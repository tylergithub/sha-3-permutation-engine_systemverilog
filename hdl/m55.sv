==> flow/design.v <==
`timescale 1ns / 10ps
module m55(input clk, input rst, input reg [2:0] rx,input reg [2:0] ry, output reg [63:0] rd,
    input reg [2:0] wx,input reg [2:0] wy, input reg wr, input reg [63:0] wd);
    reg [4:0][4:0][63:0] mdata;
    always @(*) begin
        rd<=#1 mdata[ry][rx];
    end
    always @(posedge(clk) or posedge(rst)) begin
        if(rst) begin
            mdata <= 64'hdeaddeaddeaddead;
        end else begin
            if(wr) begin
                mdata[wy][wx]<=#1 wd;
            end
        end
    end
endmodule : m55
# == Tool chain data of m55 ==
# Tool output for the design above, in the order of the flow.
# Line numbers count from 1 in the design file above.
# Operators: Yosys type, input widths -> output width; for muxes data width and select width s.
# Cell names lack the library's common part.
# Not given: n/a
# design
top,m55
clock_port,clk
lib,sky130hd
pvt_corner,tt_025C_1v80

# == Word level ==
# Counts by Yosys on the flattened word-level netlist (proc, flatten, opt, wreduce; memories kept). Register bits leave out memories and registers merged into their read ports (data or address); mux counts leave out enables and synchronous resets folded into registers. Print and check cells are left out. Cells with the same type and inputs are merged into one.
# bits
regBits,1600
word_cells,12
# op_classes
add_sub_neg,3
multipliers,2
shift,3
n_logic,3
# ops
operator,count
$shiftx 1600x14->64,1
$and 1600x1600->1600,1
$or 1600x1600->1600,1
$not 1600->1600,1
$shift 64x33->1600,1
$shift 64x33->1600 const A,1
$mul 3x3->6 const B,2
$neg 13->33,1
$add 12x9->13,2

# == Longest topological paths ==
# Longest topological path by Yosys (ltp), each cell counted once; first at word level (registers and memories cut), then after technology mapping (sequential cells cut; the memories' decode and read muxes count).
# logic_depth
ltp_word,7
ABC_AREA,0
mapped_depth,15
mapped_depth_nobuf,14

# == Mapped cells and area ==
# Source: synth_stat.txt of the flow (Yosys; design flattened, memories mapped). It holds for the ABC_AREA given above (unset counts as 0); a run with the other value may have another netlist.
# synth_totals
cells,4615
mapped_area_um2,73155.2
ff_cells,1600
n_buf,429
# types
cell,count,area_total_um2
dfrtp_1,1556,3.89E+04
mux2_2,1549,1.74E+04
mux4_2,447,1.01E+04
dfstp_2,44,1.16E+03
clkbuf_1,260,975.936
buf_2,122,610.586
mux2_1,52,585.562
nand2_1,145,544.272
a211oi_1,64,480.461
a21oi_1,68,340.326
nor3_1,68,340.326
nor2_1,81,304.042
ha_1,22,275.264
nor4_4,8,170.163
buf_6,12,135.13
buf_1,29,108.854
nor3_2,7,70.067
xnor2_1,7,61.309
# Not listed: further types 32, cells in them 74.

# == Worst setup path after synthesis ==
# Source: OpenSTA report_checks on the synthesized netlist (no wires, ideal clock, input and output delay 20% of the period each), path of least setup slack; recovery checks are left aside. Register names are those of the netlist, which keeps one name where synthesis merged equal registers.
# synth_path
kind,in2reg
startpoint,input wy[0]
endpoint,register mdata
period_ns,4.93
input_delay_ns,0.986
setup_time_ns,0.125
launch_ns,0.986
arrival_ns,4.635
t_required_ns,4.805
setup_slack_ns,0.170
path_delay_ns,3.774
stages,14
path_buffers,1
period_less_setup_slack_ns,4.76
# "path_delay_ns" = arrival - input delay + setup time.
# "stages" counts driving pins, that of a launching flip-flop among them; a cell with two outputs on the path counts twice.
# "period_less_setup_slack_ns" = period - worst setup slack (recovery checks aside). The figure is calculated, with input and output delays left at 20% of the set period.
# Where an end lacks its bit number, it is one bit of the signal, or one of the new flip-flops if synthesis recoded a state register.
# Between the ends stands the longest chain of elaborated cells between them, by number of cells; it is not shown to be the way that was timed. Of several equally long chains one is given.
# Each line given opens the expression or statement behind the cell; cells for indexed reads and writes are added by Yosys, which also makes memories of some case tables.
# synth_via
path_cell_list,ha_1 > inv_1 > ha_1 > ha_1 > o21ai_1 > o21ai_4 > a31oi_1 > ha_1 > nand2b_1 > a2111oi_2 > nand2_1 > nor4_4 > buf_6 > mux2_2
elab_chain_len,7
# synth_lines
item,line_no,source
"start, declared",3,"input reg [2:0] wx,input reg [2:0] wy, input reg wr, input reg [63:0] wd);"
$mul 3x3->6,13,mdata[wy][wx]<=#1 wd;
$add 12x9->13,13,
$neg 13->33,13,
$shift 64x33->1600,13,
$not 1600->1600,13,
$and 1600x1600->1600,13,
$or 1600x1600->1600,13,
"end, assigned",10,mdata <= 64'hdeaddeaddeaddead;
"end, assigned",13,
"end, declared",4,reg [4:0][4:0][63:0] mdata;

# == Path in the finished layout ==
# Path of least setup slack in the final report of run A (OpenROAD, finished layout, wires in). Where an end is a register, its clock arrival counts in the times.
# layout_path
kind,in2out
startpoint,input ry[0]
endpoint,output rd[38]
period_ns,4.09
input_delay_ns,0.82
output_delay_ns,0.82
launch_ns,0.82
arrival_ns,3.90
t_required_ns,3.27
setup_slack_ns,-0.63
stages,14
path_buffers,8
# Between the ends stands the longest chain of elaborated cells between them, by number of cells; it is not shown to be the way that was timed. Of several equally long chains one is given.
# layout_via
path_cell_list,buf_6 > ha_4 > fa_4 > buf_12 > buf_12 > buf_16 > buf_12 > buf_12 > buf_6 > mux4_2 > mux4_2 > nor2_4 > nor3_2 > buf_2
elab_chain_len,3
# layout_lines
item,line_no,source
"start, declared",2,"module m55(input clk, input rst, input reg [2:0] rx,input reg [2:0] ry, output reg [63:0] rd,"
$mul 3x3->6,6,rd<=#1 mdata[ry][rx];
$add 12x9->13,6,
$shiftx 1600x14->64,6,
"end, declared",2,

==> runs of m55 <==
Stored flow runs of m55 (2 of them; Yosys, OpenROAD, sky130hd). They differ in their settings and are not a sequence. Constraints: input delay and output delay 20% of the set period each, output load 0.01 pF.
By "achieved_period_ns" is meant the clock period of the run minus its worst setup slack. This is arithmetic on one report: input and output delays are still those of the set period (20% each).
"power_uw" rests on the timing tool's default activity at the inputs, not on a simulated workload.

Run A, flow files:
==> flow/run.sh <==
#!/bin/bash
# the make line also repeats the synthesis and layout settings of config.mk as NAME=value (left out here)
make -C /OpenROAD-flow-scripts/flow DESIGN_CONFIG=/design/flow/config.mk WORK_HOME=/design/flow/orfs CLKGATE_MAP_FILE= finish
==> flow/config.mk <==
export PLATFORM = sky130hd
export DESIGN_NAME = m55
export DESIGN_NICKNAME = m55
export VERILOG_FILES = /design/flow/design.v
export SDC_FILE = /design/flow/constraint.sdc
export NUM_CORES = 4
export LEC_CHECK = 0
export CAP_MARGIN = 20
export CORE_MARGIN = 2
export CORE_UTILIZATION = 40
export SLEW_MARGIN = 20
==> flow/constraint.sdc <==
create_clock -name core_clock -period 4.09 [get_ports {clk}]
set_input_delay 0.8180 -clock core_clock [delete_from_list [all_inputs] [get_ports {clk}]]
set_output_delay 0.8180 -clock core_clock [all_outputs]
set_load 0.01 [all_outputs]

==> results of run A, as CSV <==
result,value
synth_chip_area_um2,73155.2
die_area_um2,186326.0
post_route_util_pct,50.7
setup_worst_slack_ns,-0.625
total_negative_slack_ns,-28.146
power_uw,51813
achieved_period_ns,4.715

Run B, flow files:
==> flow/run.sh <==
#!/bin/bash
# the make line also repeats the synthesis and layout settings of config.mk as NAME=value (left out here)
make -C /OpenROAD-flow-scripts/flow DESIGN_CONFIG=/design/flow/config.mk WORK_HOME=/design/flow/orfs CLKGATE_MAP_FILE= finish
==> flow/config.mk <==
export PLATFORM = sky130hd
export DESIGN_NAME = m55
export DESIGN_NICKNAME = m55
export VERILOG_FILES = /design/flow/design.v
export SDC_FILE = /design/flow/constraint.sdc
export NUM_CORES = 4
export LEC_CHECK = 0
export CAP_MARGIN = 5
export CORE_MARGIN = 2
export CORE_UTILIZATION = 54
export GPL_TIMING_DRIVEN = 1
export PLACE_DENSITY_LB_ADDON = 0.23
export SETUP_SLACK_MARGIN = 1.14
export SLEW_MARGIN = 0
==> flow/constraint.sdc <==
create_clock -name core_clock -period 5.39 [get_ports {clk}]
set_input_delay 1.0780 -clock core_clock [delete_from_list [all_inputs] [get_ports {clk}]]
set_output_delay 1.0780 -clock core_clock [all_outputs]
set_load 0.01 [all_outputs]

==> results of run B, as CSV <==
result,value
synth_chip_area_um2,73155.2
die_area_um2,138432.0
post_route_util_pct,66.0
setup_worst_slack_ns,0.136
total_negative_slack_ns,0.000
power_uw,39023
achieved_period_ns,5.254
